==> flow/design.v <==
module debounceFSM #(parameter CLKSPDMHZ = 100, parameter DELAYMS = 5) (
    input clk,
    input reset,
    input in,
    output reg out
    );
    localparam cntEnd = CLKSPDMHZ * DELAYMS * 1000;
    reg cntDn;
    reg [2:0] state;
    localparam OUTPUT0 = 0;
    localparam DETECT1 = 1;
    localparam OUTPUT1 = 2;
    localparam DETECT0 = 3;
    reg [21:0] cnt;
    always@(posedge clk)
    begin
        if (reset)
            state <= OUTPUT0;
        else
        begin
            case(state)
            OUTPUT0:
                begin
                    if (in == 1)
                        state <= DETECT1;
                end
            DETECT1:
                begin
                    if (cntDn == 1)
                        state <= OUTPUT1;
                end
            OUTPUT1:
                begin
                    if (in == 0)
                        state <= DETECT0;
                end
            DETECT0:
                begin
                    if (cntDn == 1)
                        state <= OUTPUT0;
                end
            default:
                state <= OUTPUT0;
            endcase
        end
    end
    always@(posedge clk)
    begin
        if (reset)
        begin
            cnt <= 0;
            cntDn <= 0;
        end
        else
        begin
            if (state == OUTPUT1 || state == OUTPUT0)
                cnt <= 0;
            else if (state == DETECT1 || state == DETECT0)
                cnt <= cnt + 1;
            if (cnt > cntEnd)
                cntDn <= 1;
            else
                cntDn <= 0;
        end
    end
    always@(state)
    begin
        case(state)
        OUTPUT0: out = 0;
        DETECT1: out = 0;
        OUTPUT1: out = 1;
        DETECT0: out = 1;
        default: out = 0;
        endcase
    end
endmodule
[Step by step through the tools: debounceFSM]
What the tools print for debounceFSM, step after step.
Line numbers count from 1 in the design file above.
Operators: Yosys type, input widths -> output width; for muxes data width and select width s.
Cell names lack the library's common part.
The mark -- stands for no value.
Design
  top: debounceFSM
  clock port: clk
  library: sky130hd
  timing corner: tt_025C_1v80

[Word-level counts]
Yosys after proc, flatten, opt, wreduce and memory -nomap, before mapping. Memory bits, and registers merged into a memory's read port (data or address), are not among the register bits. Print and check cells are not counted. Equal cells are merged and count once.
Storage and ports
  flip-flop bits (word level): 26
  output and inout bits: 1
  cells after elaboration: 25
Cells by class
  magnitude comparators: 1
  muxes and demuxes: 7
  reductions and logical operators: 6
  equal/unequal tests: 7
  add/subtract/negate cells: 1
Operators with widths (count)
  $add 22x1->22 const B: 1
  $gt 22x19->1 const B: 1
  $pmux 3 s4: 1
  $mux 3: 4
  $ne 2x2->1 const B: 4
  $eq 3x2->1 const B: 2
  $reduce_or 2->1: 2
  $reduce_and 4->1: 1
  $eq 3x1->1 const B: 1
  $logic_not 3->1: 1
  $logic_or 1x1->1: 2
  $mux 1: 2

[Logic depth]
Longest topological path by Yosys (ltp), each cell counted once; first at word level (registers and memories cut), then after technology mapping (sequential cells cut; the memories' decode and read muxes count).
Logic depth
  word-level depth: 3
  ABC_AREA: 0
  gate-level depth with buffers: 6

[After synthesis]
The flow's flattened synthesis, as Yosys stat reports it; memories are mapped. The netlist is that of the ABC_AREA named above (0 if unset); the other value can give another one.
Synthesis totals
  sequential area: 540.5 um^2
  mapped flip-flops: 27
  buffer cells: 5
  cell area after synthesis: 1257.5 um^2
  mapped cells: 145
Cells by type
  dfxtp_1: count 27, area in all 540.518 um^2
  nor2_1: count 15, area in all 56.304 um^2
  a21oi_1: count 11, area in all 55.053 um^2
  o21ai_0: count 11, area in all 55.053 um^2
  or3_1: count 8, area in all 50.048 um^2
  xnor2_1: count 5, area in all 43.792 um^2
  xor2_1: count 5, area in all 43.792 um^2
  nand3_1: count 8, area in all 40.038 um^2
  nand4_1: count 6, area in all 37.536 um^2
  o2111ai_4: count 1, area in all 26.275 um^2
  and3_1: count 4, area in all 25.024 um^2
  ha_1: count 2, area in all 25.024 um^2
  a22oi_1: count 3, area in all 22.522 um^2
  nand2_1: count 6, area in all 22.522 um^2
  o31ai_1: count 3, area in all 22.522 um^2
  or4_1: count 3, area in all 22.522 um^2
  inv_1: count 5, area in all 18.768 um^2
  and4_1: count 2, area in all 17.517 um^2
Not listed: further types 14, cells in them 20.

[Worst setup path after synthesis]
OpenSTA on the mapped netlist: ideal clock, no wires. The path of least setup slack (recovery checks aside). Input and output delay are each 20% of the period. Register names are those of the netlist, which keeps one name where synthesis merged equal registers.
Timing path after synthesis
  path type: flip-flop to flip-flop
  from: reg cnt[1]
  to: reg cnt[16]
  path buffers: 1
  clock period: 1.72 ns
  stages on the path: 7
  setup time: 0.070 ns
  arrival: 1.794 ns
  path delay: 1.864 ns
  launch time at the first pin: 0.000 ns
  path slack: -0.144 ns
  synthesis period reached: 1.864 ns
"path delay" is the arrival time less input delay plus setup time.
"stages on the path": output pins that drive a net of the path, with the launching flip-flop's if there is one; two outputs of one cell count as two.
"synthesis period reached" = period - worst setup slack (recovery checks aside). The figure is calculated, with input and output delays left at 20% of the set period.
Between the ends stands the longest chain of elaborated cells between them, by number of cells; it is not shown to be the way that was timed. Of several equally long chains one is given.
Each line given opens the expression or statement behind the cell; cells for indexed reads and writes are added by Yosys, which also makes memories of some case tables.
A register here has more assigning lines than the two given.
Between the ends, after synthesis
  cell sequence: dfxtp_1 -> ha_1 -> o2111ai_4 -> or3_1 -> buf_2 -> or4b_1 -> a21oi_1
  cells in the longest elaborated chain: 1
  elaborated cells on any way between the ends: 1
  source lines of those cells: 1
  those cells by class: 1 x add/sub
RTL lines, path after synthesis
  start, declared: RTL line 14  | reg [21:0] cnt;
  start, assigned: RTL line 51  | cnt <= 0;
  start, assigned: RTL line 59  | cnt <= cnt + 1;
  $add 22x1->22: RTL line 59
  end, assigned: RTL line 57  | cnt <= 0;
  end, assigned: RTL line 59
  end, declared: RTL line 14

[Timing after layout]
Path of least setup slack in the final report of record 1 (OpenROAD, finished layout, wires in). Where an end is a register, its clock arrival counts in the times.
Timing path after layout
  path type: flip-flop to flip-flop
  from: reg cnt[0]
  to: reg cnt[15]
  launch time at the first pin: 0.29 ns
  stages on the path: 7
  path buffers: 2
  clock period: 1.26 ns
  setup time: 0.07 ns
  arrival: 2.06 ns
  path slack: -0.59 ns
Between the ends stands the longest chain of elaborated cells between them, by number of cells; it is not shown to be the way that was timed. Of several equally long chains one is given.
A register here has more assigning lines than the two given.
Between the ends, after layout
  cell sequence: dfxtp_4 -> buf_6 -> o2111a_2 -> nand4_1 -> buf_6 -> or4_1 -> a21oi_1
  cells in the longest elaborated chain: 1
  elaborated cells on any way between the ends: 1
  source lines of those cells: 1
  those cells by class: 1 x add/sub
RTL lines, path after layout
  start, declared: RTL line 14  | reg [21:0] cnt;
  start, assigned: RTL line 51  | cnt <= 0;
  start, assigned: RTL line 59  | cnt <= cnt + 1;
  $add 22x1->22: RTL line 59
  end, assigned: RTL line 57  | cnt <= 0;
  end, assigned: RTL line 59
  end, declared: RTL line 14

Subject: debounceFSM on sky130hd, stored results

Hello all,

Below are 2 stored runs of the flow (Yosys, OpenROAD; platform sky130hd) on debounceFSM, each with its settings and what was measured, unordered. Constraints: input delay and output delay 20% of the set period each, output load 0.01 pF.
By "achieved clock period" is meant the clock period of the run minus its worst setup slack. This is arithmetic on one report: input and output delays are still those of the set period (20% each).
"worst setup path time" means the part of the period allowed to the worst setup path (the constraints hold back 20% at inputs and 20% at outputs) less its slack; where the path has registers, the arrival times of their clocks count too.
"power": no workload was simulated; the value follows from the tool's default switching activity.
[record 1] settings: period_ns=1.26, CORE_UTILIZATION=26, SETUP_SLACK_MARGIN=0.22, PLACE_DENSITY_LB_ADDON=0.02, CELL_PAD_IN_SITES_DETAIL_PLACEMENT=2, GPL_ROUTABILITY_DRIVEN=0, CTS_CLUSTER_SIZE=68, CAP_MARGIN=20, MIN_ROUTING_LAYER=met2, MAX_ROUTING_LAYER=met5, CORE_MARGIN=2, SLEW_MARGIN=20
[record 1] result: chip area after synthesis (Yosys) 1257.5 um^2, die area 5408.9 um^2, standard-cell area of the final layout 2184.6 um^2, utilization 46.6 %, worst setup slack after layout -0.591 ns, total negative slack -7.308 ns, worst hold slack 0.404 ns, power 0.001526 W, achieved clock period 1.851 ns, worst setup path time 1.85 ns, worst setup path kind flip-flop to flip-flop
[record 2] settings: period_ns=1.22, CORE_UTILIZATION=60, SETUP_SLACK_MARGIN=-0.03, PLACE_DENSITY_LB_ADDON=0.25, CORE_MARGIN=8, ABC_AREA=0, GPL_TIMING_DRIVEN=1, CAP_MARGIN=20, SLEW_MARGIN=20
[record 2] result: did not finish, routing stopped with GRT-0232

Thanks
