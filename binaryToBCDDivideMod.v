==> flow/design.v <==
module binaryToBCDDivideMod(
    input clk,
    input [15:0] val,
    output reg [3:0] bcd3,
    output reg [3:0] bcd2,
    output reg [3:0] bcd1,
    output reg [3:0] bcd0
    );
    reg [15:0] p1,p2;
    always@(posedge clk)
    begin
        bcd3 <= val/1000;
        bcd2 <= (val%1000)/100;
        bcd1 <= ((val%1000)%100)/10;
        bcd0 <= (((val%1000)%100)%10);     
    end
endmodule
---- Step by step through the tools: binaryToBCDDivideMod ----
Tool output for the design above, in the order of the flow.
Lines are those of the file above, counted from 1.
Operators carry their Yosys type and port widths (W data, S select, Z words).
A cell with - has no value.
set-up
  top ..................................... binaryToBCDDivideMod
  clock ................................... clk
  standard-cell library ................... sky130hd
  corner .................................. tt_025C_1v80

---- Elaborated design ----
Yosys after proc, flatten, opt, wreduce and memory -nomap, before mapping. Enables and synchronous resets that opt folds into registers are not counted as muxes. Memory bits, and registers merged into a memory's read port (data or address), are not among the register bits. Print and check cells are not counted. Equal cells are merged and count once.
storage and ports
  flip-flop bits (word level) ............. 16
  bits of input ports ..................... 17
  output and inout port bits .............. 16
  cells after elaboration ................. 10
cells by class
  div/mod/pow operators ................... 6
operators with widths
  cell                      count
  $div A16 B10 Y32 const B  1
  $mod A16 B10 Y32 const B  1
  $div A32 B7 Y32 const B   1
  $mod A32 B7 Y32 const B   1
  $div A32 B4 Y32 const B   1
  $mod A32 B4 Y32 const B   1

---- Depth ----
Longest topological path by Yosys (ltp), each cell counted once; first at word level (registers and memories cut), then after technology mapping (sequential cells cut; the memories' decode and read muxes count).
logic depth
  depth in word-level cells ............... 3
  ABC_AREA ................................ 0
  depth in mapped cells ................... 49
  gate-level depth less buffers ........... 39

---- Mapped cells and area ----
Yosys stat after the flow's synthesis: flattened, memories mapped to cells. It holds for the ABC_AREA given above (unset counts as 0); a run with the other value may have another netlist.
mapped netlist
  mapped cells ............................ 667
  synthesis area .......................... 4620.7 µm²
  area of sequential cells ................ 320.3 µm²
  flip-flops .............................. 16
  buffers ................................. 39
cell types
  cell type                  count  total area (µm²)
  sky130_fd_sc_hd__dfxtp_1   16     320.307
  sky130_fd_sc_hd__nor2_1    59     221.462
  sky130_fd_sc_hd__nand2_1   57     213.955
  sky130_fd_sc_hd__o21ai_0   37     185.178
  sky130_fd_sc_hd__xnor2_1   21     183.926
  sky130_fd_sc_hd__a21oi_1   36     180.173
  sky130_fd_sc_hd__nor3_1    36     180.173
  sky130_fd_sc_hd__a31oi_1   22     137.632
  sky130_fd_sc_hd__o211ai_1  17     127.622
  sky130_fd_sc_hd__a211oi_1  13     97.594
  sky130_fd_sc_hd__and3_1    15     93.84
  sky130_fd_sc_hd__or3_1     14     87.584
  sky130_fd_sc_hd__nand3_1   17     85.082
  sky130_fd_sc_hd__o21a_1    11     82.579
  sky130_fd_sc_hd__mux2i_1   7      70.067
  sky130_fd_sc_hd__o31a_1    8      70.067
  sky130_fd_sc_hd__clkbuf_1  18     67.565
  sky130_fd_sc_hd__a211o_1   7      61.309
Not listed: further types 78, cells in them 256.

---- Worst setup path after synthesis ----
OpenSTA on the mapped netlist: ideal clock, no wires. The path of least setup slack (recovery checks aside). Input and output delay are each 20% of the period. Register names are those of the netlist, which keeps one name where synthesis merged equal registers.
timing path post-synthesis
  path kind ............................... input to register
  start ................................... in val[11]
  end ..................................... reg bcd0[3]
  period .................................. 18600 ps
  input delay ............................. 3720 ps
  library setup time ...................... 88 ps
  launch time at the first pin ............ 3720 ps
  arrival time ............................ 13729 ps
  data required time ...................... 18512 ps
  setup slack ............................. 4783 ps
  path delay .............................. 10097 ps
  stages on the path ...................... 46
  buffers on the path ..................... 8
  synthesis period reached ................ 13817 ps
"path delay" = arrival - input delay + setup time.
"stages on the path": output pins that drive a net of the path, with the launching flip-flop's if there is one; two outputs of one cell count as two.
"synthesis period reached" = period - worst setup slack (recovery checks aside). The figure is calculated, with input and output delays left at 20% of the set period.
The rows between start and end are the longest chain of elaborated cells between them; the timing report does not say that the signal goes this way. Where chains are equally long, one stands for them.
A line is the first line of the expression or statement that the cell stems from. Yosys adds cells for indexed reads and writes and turns some case tables into memories.
on the way, post-synthesis
  path through ............................ sky130_fd_sc_hd__buf_2 > sky130_fd_sc_hd__nand4_4 > sky130_fd_sc_hd__buf_4 > sky130_fd_sc_hd__nor2_1 > sky130_fd_sc_hd__ha_1 > sky130_fd_sc_hd__nand2b_1 > sky130_fd_sc_hd__o31ai_4 > sky130_fd_sc_hd__a211oi_1 > sky130_fd_sc_hd__o31ai_2 > sky130_fd_sc_hd__buf_4 > sky130_fd_sc_hd__a41oi_2 > sky130_fd_sc_hd__a41oi_4 > sky130_fd_sc_hd__o41ai_4 > sky130_fd_sc_hd__or2_1 > sky130_fd_sc_hd__and2_1 > sky130_fd_sc_hd__buf_6 > sky130_fd_sc_hd__or3_1 > sky130_fd_sc_hd__mux2_4 > [10 not listed] > sky130_fd_sc_hd__o311ai_1 > sky130_fd_sc_hd__nand3_1 > sky130_fd_sc_hd__a311oi_1 > sky130_fd_sc_hd__a211oi_2 > sky130_fd_sc_hd__o21a_1 > sky130_fd_sc_hd__or2_1 > sky130_fd_sc_hd__buf_2 > sky130_fd_sc_hd__a211o_1 > sky130_fd_sc_hd__o2111a_1 > sky130_fd_sc_hd__or2_1 > sky130_fd_sc_hd__buf_2 > sky130_fd_sc_hd__mux2_4 > sky130_fd_sc_hd__nor3_2 > sky130_fd_sc_hd__a311oi_1 > sky130_fd_sc_hd__a31o_1 > sky130_fd_sc_hd__mux2_2 > sky130_fd_sc_hd__a311o_1 > sky130_fd_sc_hd__o32ai_2
  cells in the longest elaborated chain ... 3
  elaborated cells on any way between the ends .. 3
  classes of those cells .................. 3 x div
RTL lines, path post-synthesis
  item              RTL line  source
  from (decl)       3         input [15:0] val,
  $mod A16 B10 Y32  15        bcd0 <= (((val%1000)%100)%10);
  $mod A32 B7 Y32   15
  $mod A32 B4 Y32   15
  to (assign)       15
  to (decl)         7         output reg [3:0] bcd0

---- Path in the finished layout ----
From the final timing report of run 1: the path of least setup slack in the routed layout; clock arrival at registers is part of the times.
The report prints the path's times to 10 ps; the period is as set.
timing path after layout
  path kind ............................... input to register
  start ................................... in val[11]
  end ..................................... reg bcd0[3]
  period .................................. 12300 ps
  input delay ............................. 2460 ps
  library setup time ...................... 140 ps
  launch time at the first pin ............ 2460 ps
  arrival time ............................ 12950 ps
  data required time ...................... 12420 ps
  setup slack ............................. -520 ps
  stages on the path ...................... 51
  buffers on the path ..................... 14
The rows between start and end are the longest chain of elaborated cells between them; the timing report does not say that the signal goes this way. Where chains are equally long, one stands for them.
on the way, after layout
  path through ............................ sky130_fd_sc_hd__buf_8 > sky130_fd_sc_hd__nand4_4 > sky130_fd_sc_hd__nor2_4 > sky130_fd_sc_hd__ha_4 > sky130_fd_sc_hd__buf_4 > sky130_fd_sc_hd__nor2b_2 > sky130_fd_sc_hd__buf_4 > sky130_fd_sc_hd__o21a_1 > sky130_fd_sc_hd__nor3_1 > sky130_fd_sc_hd__a311o_1 > sky130_fd_sc_hd__nor3_2 > sky130_fd_sc_hd__o21ai_1 > sky130_fd_sc_hd__buf_4 > sky130_fd_sc_hd__o41ai_4 > sky130_fd_sc_hd__nand2_1 > sky130_fd_sc_hd__and2_4 > sky130_fd_sc_hd__or3_4 > sky130_fd_sc_hd__mux2_4 > [15 not listed] > sky130_fd_sc_hd__o311ai_4 > sky130_fd_sc_hd__buf_4 > sky130_fd_sc_hd__o21ai_1 > sky130_fd_sc_hd__buf_4 > sky130_fd_sc_hd__mux2i_4 > sky130_fd_sc_hd__buf_6 > sky130_fd_sc_hd__nand4_1 > sky130_fd_sc_hd__a21oi_4 > sky130_fd_sc_hd__inv_2 > sky130_fd_sc_hd__a311oi_4 > sky130_fd_sc_hd__buf_4 > sky130_fd_sc_hd__buf_6 > sky130_fd_sc_hd__buf_4 > sky130_fd_sc_hd__buf_4 > sky130_fd_sc_hd__nand2_1 > sky130_fd_sc_hd__o211ai_1 > sky130_fd_sc_hd__o311a_1 > sky130_fd_sc_hd__o32ai_2
  cells in the longest elaborated chain ... 3
  elaborated cells on any way between the ends .. 3
  classes of those cells .................. 3 x div
RTL lines, path after layout
  item              RTL line  source
  from (decl)       3         input [15:0] val,
  $mod A16 B10 Y32  15        bcd0 <= (((val%1000)%100)%10);
  $mod A32 B7 Y32   15
  $mod A32 B4 Y32   15
  to (assign)       15
  to (decl)         7         output reg [3:0] bcd0

binaryToBCDDivideMod through Yosys and OpenROAD on sky130hd: 2 stored runs, unordered, with their settings and measured results. The constraints put input and output delay at 20% of the set period each and load the outputs with 0.01 pF.
"clock period reached" is the run's clock period less its worst setup slack. It is reckoned from that one timing run; input and output delays stay at 20% of the period that was set.
"time of the worst setup path" is the time allowed to the run's worst setup path (the clock period less input and output delay, where it has them) less its slack. Clock arrival times count: a late capture clock shortens it, a late launch clock lengthens it.
"time of the worst setup path" is given in steps of 10 ps.

---- run 1 ----
settings
  period_ns = 12.3
  CORE_UTILIZATION = 28
  SETUP_SLACK_MARGIN = 0.93
  CELL_PAD_IN_SITES_DETAIL_PLACEMENT = 1
  TNS_END_PERCENT = 90
  GPL_ROUTABILITY_DRIVEN = 1
  CTS_CLUSTER_DIAMETER = 359
  SLEW_MARGIN = 40
  CAP_MARGIN = 20
  CORE_MARGIN = 2
results
  netlist area reported by Yosys .......... 4620.7 µm²
  die size ................................ 17545.7 µm²
  std-cell area (final layout) ............ 9192.6 µm²
  utilization after routing ............... 57.5 %
  worst setup slack after layout .......... -521 ps
  setup total negative slack .............. -2047 ps
  post-route worst hold slack ............. 2784 ps
  clock period reached .................... 12821 ps
  time of the worst setup path ............ 10360 ps
  kind of the worst setup path ............ input to register

---- run 2 ----
settings
  period_ns = 9.11
  CORE_UTILIZATION = 28
  SETUP_SLACK_MARGIN = -0.31
  PLACE_DENSITY_LB_ADDON = 0.05
  CORE_MARGIN = 8
  TNS_END_PERCENT = 70
  ABC_AREA = 1
  GPL_TIMING_DRIVEN = 1
  GPL_ROUTABILITY_DRIVEN = 0
  CTS_CLUSTER_DIAMETER = 130
  CAP_MARGIN = 15
  SLEW_MARGIN = 25
results
  netlist area reported by Yosys .......... 3649.8 µm²
  die size ................................ 16944.2 µm²
  std-cell area (final layout) ............ 6907.9 µm²
  utilization after routing ............... 54.5 %
  worst setup slack after layout .......... -815 ps
  setup total negative slack .............. -3775 ps
  post-route worst hold slack ............. 1874 ps
  clock period reached .................... 9925 ps
  time of the worst setup path ............ 8100 ps
  kind of the worst setup path ............ input to register
